==> flow/design.v <==
`timescale 1ns / 1ps
module regfile(
input logic rst, clk, wr_en,
input logic [2:0] rd0_addr, rd1_addr, wr_addr,
input logic [15:0] wr_data,
output logic [15:0] rd0_data, rd1_data);
    reg [15:0] mem [0:7];
    always @ (posedge clk)
    begin
        if (rst)
            for (int i = 0; i < 16; i = i + 1)
                begin
                    mem[i] <= 0;
                end
       else if (wr_en)
        mem[wr_addr] = wr_data;
       else if (!wr_en)
        rd0_data = mem[rd0_addr];
        rd1_data = mem[rd1_addr];
    end
endmodule
**Reports on regfile**

The steps from the RTL of regfile to its reports follow in flow order.
Line numbers count from 1 in the design file above.
Library cell names are shortened.
Not given: -

- Design top: regfile
- Clock: clk
- Library: sky130hd
- Timing corner: tt_025C_1v80

**After elaboration**

Yosys after proc, flatten, opt, wreduce and memory -nomap, before mapping. Print and check cells are not counted. Equal cells are merged and count once.

- Bits in latches: 0
- Memories: 0
- Memory bits (writable): 0
- Register bits after elaboration: 160
- Clocked read ports x word width: 0
- Output and inout bits: 32
- ROM bits: 0

- Divide/modulo/power cells: 0
- $add $sub $neg: 0
- Shifts and indexed selects: 0
- Bitwise gates (word level): 2
- Equality and inequality tests: 21
- Reduce/logical cells: 12
- Multiply operators: 0
- Muxes and demuxes: 26
- Magnitude comparators: 0

Operator list:

| operator | count |
|---|---|
| two-way mux 16 bit | 16 |
| parallel mux 16 bit (select 8 bit) | 2 |
| parallel mux 16 bit (select 2 bit) | 8 |
| OR reduction 7 bit | 8 |
| equality test 3 bit (second input constant) | 12 |
| equality test 3 x 2 -> 1 bit (second input constant) | 6 |
| equality test 3 x 1 -> 1 bit (second input constant) | 3 |
| zero test 3 bit | 3 |
| NOT 1 bit | 2 |
| AND reduction 2 bit | 1 |

**Depth**

Depth = most cells in a row (Yosys ltp): at word level without a register or memory, in the mapped netlist without a sequential cell, where the memories' decode and read muxes count.

- Depth in word-level cells: 6
- ABC_AREA: 0
- Mapped depth: 8

**Synthesis result**

Source: synth_stat.txt of the flow (Yosys; design flattened, memories mapped). It holds for the ABC_AREA given above (unset counts as 0); a run with the other value may have another netlist.

- Mapped flip-flops: 160
- Cell area after synthesis: 7342.0 um^2
- Sequential part of the area: 3363.2 um^2
- Buffers: 80
- Mapped cells: 791

Cells by type:

| cell | count |
|---|---|
| dfxtp_1 | 144 |
| mux2i_1 | 120 |
| nor2_1 | 160 |
| edfxtp_1 | 16 |
| o22ai_1 | 57 |
| a21oi_1 | 47 |
| nand2_1 | 52 |
| clkbuf_1 | 48 |
| mux4_2 | 6 |
| buf_6 | 9 |
| mux2_2 | 9 |
| nor4_1 | 16 |
| buf_2 | 13 |
| a22o_1 | 7 |
| buf_4 | 7 |
| a22oi_1 | 6 |
| o21ai_0 | 9 |
| a2bb2oi_1 | 5 |

Not listed: further types 23, cells in them 60.

**Worst setup path after synthesis**

Path of least setup slack by OpenSTA after synthesis, without wires, with an ideal clock, recovery checks aside; 20% of the period is set as input and as output delay. Where synthesis merged equal registers, the netlist keeps one of their names.

- Path kind: input to register
- Start: in rd0_addr[1]
- End: reg rd0_data[7]
- Slack: -0.119 ns
- Setup time: 0.271 ns
- Driving pins on the path: 7
- Clock period: 1.77 ns
- Arrival: 1.618 ns
- Delay of the path: 1.535 ns
- Input delay: 0.354 ns
- Synthesis period reached: 1.889 ns

"delay of the path" = arrival - input delay + setup time.
"driving pins on the path" counts driving pins, that of a launching flip-flop among them; a cell with two outputs on the path counts twice.
"synthesis period reached" = period - worst setup slack (recovery checks aside). The figure is calculated, with input and output delays left at 20% of the set period.
The rows between start and end are the longest chain of elaborated cells between them; the timing report does not say that the signal goes this way. Where chains are equally long, one stands for them.
A line is the first line of the expression or statement that the cell stems from. Yosys adds cells for indexed reads and writes and turns some case tables into memories.

- Path through: buf_2 nor2b_1 clkbuf_1 a22o_1 a22o_1 a2111oi_2 a21oi_1
- Cells in the longest elaborated chain: 2

Ends and longest elaborated chain, post-synthesis:

| what | line | RTL |
|---|---|---|
| start, declared | 4 | `input logic [2:0] rd0_addr, rd1_addr, wr_addr,` |
| equality test 3 bit | 18 | `rd0_data = mem[rd0_addr];` |
| parallel mux 16 bit (select 8 bit) | 18 |  |
| end, assigned | 18 |  |
| end, declared | 6 | `output logic [15:0] rd0_data, rd1_data);` |

**Timing after layout**

From the final timing report of entry A: the path of least setup slack in the routed layout; clock arrival at registers is part of the times.

- Path kind: input to register
- Start: in rd0_addr[0]
- End: reg rd0_data[2]
- Clock period: 2.04 ns
- Setup time: 0.26 ns
- Arrival: 2.21 ns
- Driving pins on the path: 7
- Slack: -0.02 ns
- Input delay: 0.41 ns

The rows between start and end are the longest chain of elaborated cells between them; the timing report does not say that the signal goes this way. Where chains are equally long, one stands for them.

- Path through: clkdlybuf4s50_1 buf_4 nor2b_1 a22o_1 a22o_1 a2111oi_0 a21oi_1
- Cells in the longest elaborated chain: 2

Ends and longest elaborated chain, post-layout:

| what | line | RTL |
|---|---|---|
| start, declared | 4 | `input logic [2:0] rd0_addr, rd1_addr, wr_addr,` |
| equality test 3 bit | 18 | `rd0_data = mem[rd0_addr];` |
| parallel mux 16 bit (select 8 bit) | 18 |  |
| end, assigned | 18 |  |
| end, declared | 6 | `output logic [15:0] rd0_data, rd1_data);` |

Appendix: measured runs

Flow measurements of regfile on sky130hd: 2 stored runs with different settings, listed in no order. Input and output delays are each 20% of the period that was set; the output load is 0.01 pF.
"period achieved" is the run's clock period less its worst setup slack. It is reckoned from that one timing run; input and output delays stay at 20% of the period that was set.
By "power consumption" is meant OpenSTA's value without simulated activity: inputs other than the clock are taken to toggle once in ten clock periods, and the tool carries that through the logic.
A setting shown as n/a is not set for that run.

| name | entry A | entry B |
|---|---|---|
| period_ns | 2.04 | 1.31 |
| CORE_UTILIZATION | 58 | 52 |
| SETUP_SLACK_MARGIN | -0.03 | 0.23 |
| TNS_END_PERCENT | 25 | n/a |
| ABC_AREA | 0 | 0 |
| GPL_TIMING_DRIVEN | 1 | n/a |
| GPL_ROUTABILITY_DRIVEN | 1 | 0 |
| CTS_CLUSTER_SIZE | 86 | 96 |
| CTS_CLUSTER_DIAMETER | 113 | n/a |
| CAP_MARGIN | 40 | 20 |
| MAX_ROUTING_LAYER | met4 | n/a |
| CORE_MARGIN | 2 | 2 |
| SLEW_MARGIN | 20 | 20 |
| PLACE_DENSITY_LB_ADDON | n/a | 0.26 |
| HOLD_SLACK_MARGIN | n/a | -0.01 |
| MIN_ROUTING_LAYER | n/a | met1 |
| synthesis area (um^2) | 7342.0 | 7342.0 |
| overall die area (um^2) | 13574.6 | 15086.0 |
| standard-cell area after layout (um^2) | 9565.4 | 12041.5 |
| worst slack on setup checks (ns) | -0.018 | -0.470 |
| final setup TNS (ns) | -0.018 | -5.349 |
| power consumption (µW) | 7180 | 12310 |
| period achieved (ns) | 2.058 | 1.780 |
